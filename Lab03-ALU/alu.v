==> flow/design.v <==
module alu(alu_out, accum, data, opcode, zero, clk, reset);
input clk, reset;
input [7:0] accum, data;
input [2:0] opcode;
output [7:0] alu_out;
output zero;
reg [7:0] alu_out;
always@(posedge clk)
begin
  if (reset)  begin
	alu_out = 0;
  end
  else   begin
	case (opcode)
		3'b000 :  alu_out = accum;
		3'b001 :  alu_out = (accum + data);
		3'b010 :  alu_out = (accum - data);
		3'b011 :  alu_out = (accum & data);
		3'b100 :  alu_out = (accum ^ data);
		3'b101 :  alu_out = (accum[7]==0)? accum : ((~accum)+8'b1);
		3'b110 :  alu_out = ~accum + 8'b1;
		3'b111 :  alu_out = data;
		default :  alu_out = 8'b0;
	endcase
  end
end
assign  zero = (accum == 8'b0)? 1'b1 : 0;
endmodule
-- Tool chain data of alu
The steps from the RTL of alu to its reports follow in flow order.
Line numbers count from 1 in the design file above.
Library cell names are shortened.
Not given: --
- top module: alu
- clock port: clk
- library: sky130hd
- timing corner: tt_025C_1v80

-- Word-level counts
Yosys after proc, flatten, opt, wreduce and memory -nomap, before mapping. Enables and synchronous resets that opt folds into registers are not counted as muxes. Memory bits, and registers merged into a memory's read port (data or address), are not among the register bits. Print and check cells are not counted. Equal cells are merged and count once.
- add/sub/neg operators at 3
- noted bitwise gates (word level): 3
- equality and inequality tests: 7
- noted reductions and logical operators: 2
- muxes and demuxes at 3
- operators by type and width (cell ; number):
    case mux 8 bit (select 8 bit) ; 1
    equality test 3 bit with constant B ; 4
    adder 8 x 1 -> 8 bit with constant B ; 1
    adder 8 bit ; 1
    subtractor 8 bit ; 1
    bitwise AND 8 bit ; 1
    bitwise XOR 8 bit ; 1
    NOT 8 bit ; 1
    logical NOT 8 bit ; 1
    2-to-1 mux 8 bit ; 1
    equality test 3 x 2 -> 1 bit with constant B ; 2
    equality test 3 x 1 -> 1 bit with constant B ; 1
    logical NOT 3 bit ; 1
    2-to-1 mux 1 bit ; 1
- noted output and inout port bits: 9
- register bits at 8
- cells after elaboration at 19

-- Depth
Yosys ltp: most cells in a row. Word level: on the elaborated netlist, between registers, memories and ports. Mapped: between sequential cells and ports; inverters and the memories' decode and read muxes count.
- noted word-level depth: 4
- ABC_AREA at 0
- noted gate-level depth with buffers: 11
- noted gate-level depth less buffers: 11

-- Netlist
The flow's flattened synthesis, as Yosys stat reports it; memories are mapped. The netlist is that of the ABC_AREA named above (0 if unset); the other value can give another one.
The area totals of this step are shown rounded.
- cells by type (cell ; number ; total area (um2)):
    ha_1 ; 18 ; 225.216
    dfxtp_1 ; 8 ; 160.154
    mux2i_1 ; 10 ; 100.096
    a21oi_1 ; 14 ; 70.067
    xnor2_1 ; 7 ; 61.309
    nor2_1 ; 15 ; 56.304
    nand3b_1 ; 6 ; 45.043
    a21o_1 ; 5 ; 37.536
    o21ai_0 ; 7 ; 35.034
    a31oi_1 ; 5 ; 31.28
    nor3_1 ; 6 ; 30.029
    a221oi_1 ; 3 ; 26.275
    xor2_1 ; 3 ; 26.275
    inv_1 ; 6 ; 22.522
    nand2_1 ; 6 ; 22.522
    a31oi_4 ; 1 ; 21.27
    fa_1 ; 1 ; 20.019
    nor3b_4 ; 1 ; 18.768
Not listed: further types 30, cells in them 38.
- noted mapped flip-flops: 8
- noted area of sequential cells: 160 um2
- cell area after synthesis at 1300 um2
- noted mapped cells: 160
- buffers at 5

-- Timing after synthesis
Source: OpenSTA report_checks on the synthesized netlist (no wires, ideal clock, input and output delay 20% of the period each), path of least setup slack; recovery checks are left aside. Register names are those of the netlist, which keeps one name where synthesis merged equal registers.
- kind: input -> register
- start point: in opcode[0]
- end point: reg alu_out[7]
- path slack: 0.582 ns
- noted external input delay: 0.644 ns
- noted period: 3.22 ns
- noted time at the first pin: 0.644 ns
- library setup time at 0.133 ns
- required time: 3.087 ns
- buffers on the path: 0
- arrival at 2.505 ns
- stages on the path at 8
- path delay at 1.994 ns
- synthesis period reached: 2.638 ns
"path delay" = arrival - input delay + setup time.
"stages on the path": output pins that drive a net of the path, with the launching flip-flop's if there is one; two outputs of one cell count as two.
"synthesis period reached" is the clock period less the worst setup slack; recovery checks do not enter. This is arithmetic on one report: input and output delays are still those of the set period (20% each).
The rows between start and end are the longest chain of elaborated cells between them; the timing report does not say that the signal goes this way. Where chains are equally long, one stands for them.
A line is the first line of the expression or statement that the cell stems from. Yosys adds cells for indexed reads and writes and turns some case tables into memories.
A register here has more assigning lines than the two given.
- cell sequence: nor3b_4 > mux2i_1 > ha_1 > nor2b_1 > o31a_1 > o41ai_1 > or4b_1 > o211ai_1
- noted length of the longest elaborated chain: 2
- noted elaborated cells on any way between the ends: 9
- source lines of those cells at 1
- classes of those cells: eq/ne: 7; mux: 1; reduce/logical: 1
- ends and longest elaborated chain, after synthesis (item ; line ; text):
    start: declaration ; 4 ; input [2:0] opcode;
    equality test 3 bit ; 14 ; case (opcode)
    case mux 8 bit (select 8 bit) ; 14 ;
    end: assignment ; 15 ; 3'b000 : alu_out = accum;
    end: assignment ; 16 ; 3'b001 : alu_out = (accum + data);
    end: declaration ; 5 ; output [7:0] alu_out;

-- Timing after layout
From the final timing report of job 2: the path of least setup slack in the routed layout; clock arrival at registers is part of the times.
- kind: input -> output
- start point: in accum[0]
- end point: out zero
- noted external input delay: 0.60 ns
- path slack: 0.07 ns
- noted period: 2.98 ns
- stages on the path at 7
- arrival at 2.31 ns
- required time: 2.38 ns
- noted time at the first pin: 0.60 ns
- buffers on the path: 2
- external output delay at 0.60 ns
The rows between start and end are the longest chain of elaborated cells between them; the timing report does not say that the signal goes this way. Where chains are equally long, one stands for them.
- cell sequence: clkdlybuf4s50_1 > inv_1 > ha_1 > or3b_4 > nor3_4 > nor3b_4 > buf_2
- noted length of the longest elaborated chain: 2
- noted elaborated cells on any way between the ends: 2
- source lines of those cells at 1
- classes of those cells: mux: 1; reduce/logical: 1
- ends and longest elaborated chain, after layout (item ; line ; text):
    start: declaration ; 3 ; input [7:0] accum, data;
    logical NOT 8 bit ; 27 ; assign  zero = (accum == 8'b0)? 1'b1 : 0;
    2-to-1 mux 1 bit ; 27 ;
    end: declaration ; 6 ; output zero;

Appendix: measured runs

2 stored runs of alu in the flow (synthesis by Yosys, layout by OpenROAD, sky130hd cells), in arbitrary order. Constraints: input delay and output delay 20% of the set period each, output load 0.01 pF.
"period achieved" means the clock period less the worst setup slack. The figure is calculated, with input and output delays left at 20% of the set period.
By "allowed time less slack (worst setup path)" is meant the share of the clock period that the worst setup path is allowed (20% is reserved at inputs, 20% at outputs), minus its slack. Clock arrival times at its registers enter into it.
"overall power" is the tool's figure for a default switching activity; nothing was simulated.
Measured values are rounded.

Job 1
Settings were period_ns = 1.86; CORE_UTILIZATION = 41; SETUP_SLACK_MARGIN = 0.31; PLACE_DENSITY_LB_ADDON = 0.25; CORE_MARGIN = 8; CELL_PAD_IN_SITES_DETAIL_PLACEMENT = 2; TNS_END_PERCENT = 5; ABC_AREA = 0; GPL_TIMING_DRIVEN = 1; CTS_CLUSTER_DIAMETER = 381; SLEW_MARGIN = 5; MIN_ROUTING_LAYER = met2; MAX_ROUTING_LAYER = met4; CAP_MARGIN = 20
- did not finish, placement stopped with DPL-0033

Job 2
Settings were period_ns = 2.98; CORE_UTILIZATION = 51; CAP_MARGIN = 20; CORE_MARGIN = 2; SLEW_MARGIN = 20
- standard-cell area after routing: 2000 um2
- noted the period achieved: 2.911 ns
- full die area: 3000 um2
- worst hold slack: 0.93 ns
- utilization after routing: 81 %
- noted the allowed time less slack (worst setup path): 1.72 ns
- class of the worst setup path: input -> output
- overall power at 540 uW
- noted the area of the synthesized netlist: 1300 um2
- total negative slack: 0.000 ns
- worst slack on setup checks at 0.069 ns
