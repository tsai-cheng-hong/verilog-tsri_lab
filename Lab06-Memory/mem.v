==> flow/design.v <==
`timescale 1ns / 1ns
module mem(data,addr,read,write);
  inout [7:0] data;
  input [4:0] addr;
  input       read, write;
  reg [7:0] memory [0:31];
  assign data = (read ? memory[addr] : 8'bz);
  always @(posedge write)
    memory[addr] = data;
endmodule
# Step by step through the tools: mem
# Tool output for the design above, in the order of the flow.
# Lines are those of the file above, counted from 1.
# Operators carry their Yosys type and port widths (W data, S select, Z words).
# Cell names lack the library's common part.
# The mark n/a stands for no value.
[design]
top = "mem"
clock_port = "write"
library = "sky130hd"
pvt_corner = "tt_025C_1v80"

# Word level
# Counts by Yosys on the flattened word-level netlist (proc, flatten, opt, wreduce; memories kept). Register bits leave out memories and registers merged into their read ports (data or address); mux counts leave out enables and synchronous resets folded into registers. Print and check cells are left out. Cells with the same type and inputs are merged into one.
# Yosys's memory passes give these memory sizes; they may raise the number of words (mostly to a power of two), join words into wider ones and drop unused or constant bits.
[bits]
regBits = 0
ram_bits = 256
mem_count = 1
in_bits = 7
elab_cells = 2
[op_classes]
muxes = 1
[mem_list]
columns = ["memory", "words", "word_bits", "read_ports", "wr", "line", "text"]
rows = [
  ["memory", 32, 8, 1, 1, 6, "reg [7:0] memory [0:31];"],
]
[ops]
columns = ["operator", "n"]
rows = [
  ["$mux W8", 1],
]

# Logic depth
# Yosys ltp: most cells in a row. Word level: on the elaborated netlist, between registers, memories and ports. Mapped: between sequential cells and ports; inverters and the memories' decode and read muxes count.
[logic_depth]
ltp_word = 1
abc_area = 1
mapped_depth = 12
mapped_depth_nobuf = 9

# After synthesis
# Yosys stat after the flow's synthesis: flattened, memories mapped to cells. It holds for the ABC_AREA given above (unset counts as 0); a run with the other value may have another netlist.
[mapped]
stdcells = 1055
yosys_area_um2 = 10837.9
seqArea_um2 = 7687.4
flip_flops = 256
buffers = 46
[by_type]
columns = ["cell", "n", "type_area_um2"]
rows = [
  ["edfxtp_1", 256, 7.69E+03],
  ["nand2_1", 684, 2.57E+03],
  ["nor2_1", 48, 180.173],
  ["buf_2", 23, 115.11],
  ["buf_4", 14, 105.101],
  ["nor3_2", 6, 60.058],
  ["nor3_4", 2, 32.531],
  ["clkbuf_1", 8, 30.029],
  ["inv_2", 7, 26.275],
  ["inv_1", 6, 22.522],
  ["buf_6", 1, 11.261],
]

# Path before layout
# OpenSTA on the mapped netlist: ideal clock, no wires. The path of least setup slack (recovery checks aside). Input and output delay are each 20% of the period. Register names are those of the netlist, which keeps one name where synthesis merged equal registers.
[synth_path]
path_kind = "input to output"
startpoint = "in addr[0]"
endpoint = "out data[7]"
tclk_ns = 2.54
output_delay_ns = 0.508
t_first_pin_ns = 0.508
arrival_time_ns = 1.760
required_ns = 2.032
setup_slack_ns = 0.272
path_delay_ns = 1.252
driving_pins = 12
n_path_buf = 3
synth_period_reached_ns = 2.268
# "path_delay_ns" is the arrival time less input delay plus setup time.
# At an output port there is no setup time.
# "driving_pins": output pins that drive a net of the path, with the launching flip-flop's if there is one; two outputs of one cell count as two.
# "synth_period_reached_ns" is the clock period less the worst setup slack; recovery checks do not enter. This is arithmetic on one report: input and output delays are still those of the set period (20% each).
# The rows between start and end are the longest chain of elaborated cells between them; the timing report does not say that the signal goes this way. Where chains are equally long, one stands for them.
# A line is the first line of the expression or statement that the cell stems from. Yosys adds cells for indexed reads and writes and turns some case tables into memories.
# A memory read counts as a cell of the chain, while the word-level depth stops at memories.
[synth_between]
path_cell_list = "buf_2 > inv_2 > buf_6 > buf_4 > nand2_1 > nand2_1 > nand2_1 > nand2_1 > nand2_1 > nand2_1 > nor2_1 > nand2_1"
elab_chain_len = 2
cone_cells = 2
[synth_lines]
columns = ["item", "line", "text"]
rows = [
  ["from (decl)", 4, "input [4:0] addr;"],
  ["$mem_v2 Z32 W8", 6, "reg [7:0] memory [0:31];"],
  ["$mux W8", 7, "assign data = (read ? memory[addr] : 8'bz);"],
  ["to (decl)", 3, "inout [7:0] data;"],
]

# Worst path after layout
# Path of least setup slack in the final report of entry B (OpenROAD, finished layout, wires in). Where an end is a register, its clock arrival counts in the times.
[layout_path]
path_kind = "input to output"
startpoint = "in addr[2]"
endpoint = "out data[2]"
tclk_ns = 3.26
output_delay_ns = 0.65
t_first_pin_ns = 0.65
arrival_time_ns = 2.37
required_ns = 2.61
setup_slack_ns = 0.24
driving_pins = 8
n_path_buf = 2
# The rows between start and end are the longest chain of elaborated cells between them; the timing report does not say that the signal goes this way. Where chains are equally long, one stands for them.
# A memory read counts as a cell of the chain, while the word-level depth stops at memories.
[layout_between]
path_cell_list = "clkdlybuf4s50_1 > inv_2 > nor3_2 > buf_4 > nand2_1 > nand2_1 > nor2_1 > nand2_1"
elab_chain_len = 2
cone_cells = 2
[layout_lines]
columns = ["item", "line", "text"]
rows = [
  ["from (decl)", 4, "input [4:0] addr;"],
  ["$mem_v2 Z32 W8", 6, "reg [7:0] memory [0:31];"],
  ["$mux W8", 7, "assign data = (read ? memory[addr] : 8'bz);"],
  ["to (decl)", 3, "inout [7:0] data;"],
]

# Measured results for mem: 2 stored runs of the Yosys and OpenROAD flow on sky130hd. The settings differ; the order carries no meaning. The constraints put input and output delay at 20% of the set period each and load the outputs with 0.01 pF.
# "achieved_period_ns" = clock period - worst setup slack. The figure is calculated, with input and output delays left at 20% of the set period.
# By "worst_path_allowed_less_slack_ns" is meant the share of the clock period that the worst setup path is allowed (20% is reserved at inputs, 20% at outputs), minus its slack. Clock arrival times at its registers enter into it.
# By "total_power_mw" is meant OpenSTA's value without simulated activity: inputs other than the clock are taken to toggle once in ten clock periods, and the tool carries that through the logic.

[[run]]
name = "entry A"
[run.settings]
period_ns = 3.62
CORE_UTILIZATION = 52
SETUP_SLACK_MARGIN = 1.06
PLACE_DENSITY = 0.87
CELL_PAD_IN_SITES_DETAIL_PLACEMENT = 2
TNS_END_PERCENT = 25
GPL_ROUTABILITY_DRIVEN = 0
CTS_CLUSTER_SIZE = 40
CTS_CLUSTER_DIAMETER = 331
SLEW_MARGIN = 35
MIN_ROUTING_LAYER = "met1"
MAX_ROUTING_LAYER = "met5"
CAP_MARGIN = 20
CORE_MARGIN = 2
[run.results]
outcome = "did not finish, clock tree synthesis stopped with DPL-0033"

[[run]]
name = "entry B"
[run.settings]
period_ns = 3.26
CORE_UTILIZATION = 30
CORE_MARGIN = 8
CELL_PAD_IN_SITES_GLOBAL_PLACEMENT = 3
CELL_PAD_IN_SITES_DETAIL_PLACEMENT = 1
ABC_AREA = 1
GPL_ROUTABILITY_DRIVEN = 1
CTS_CLUSTER_SIZE = 95
SLEW_MARGIN = 20
MAX_ROUTING_LAYER = "met5"
CAP_MARGIN = 20
[run.results]
yosys.chip_area_um2 = 10837.9
die_um2 = 42464.8
finalCellArea_um2 = 12746.0
utilization_pct = 35.8
fin_ws_ns = 0.236
final_setup_tns_ns = 0.000
timing.hold.ws_ns = 0.194
total_power_mw = 7.211
achieved_period_ns = 3.024
worst_path_allowed_less_slack_ns = 1.72
critical_path_type = "input to output"
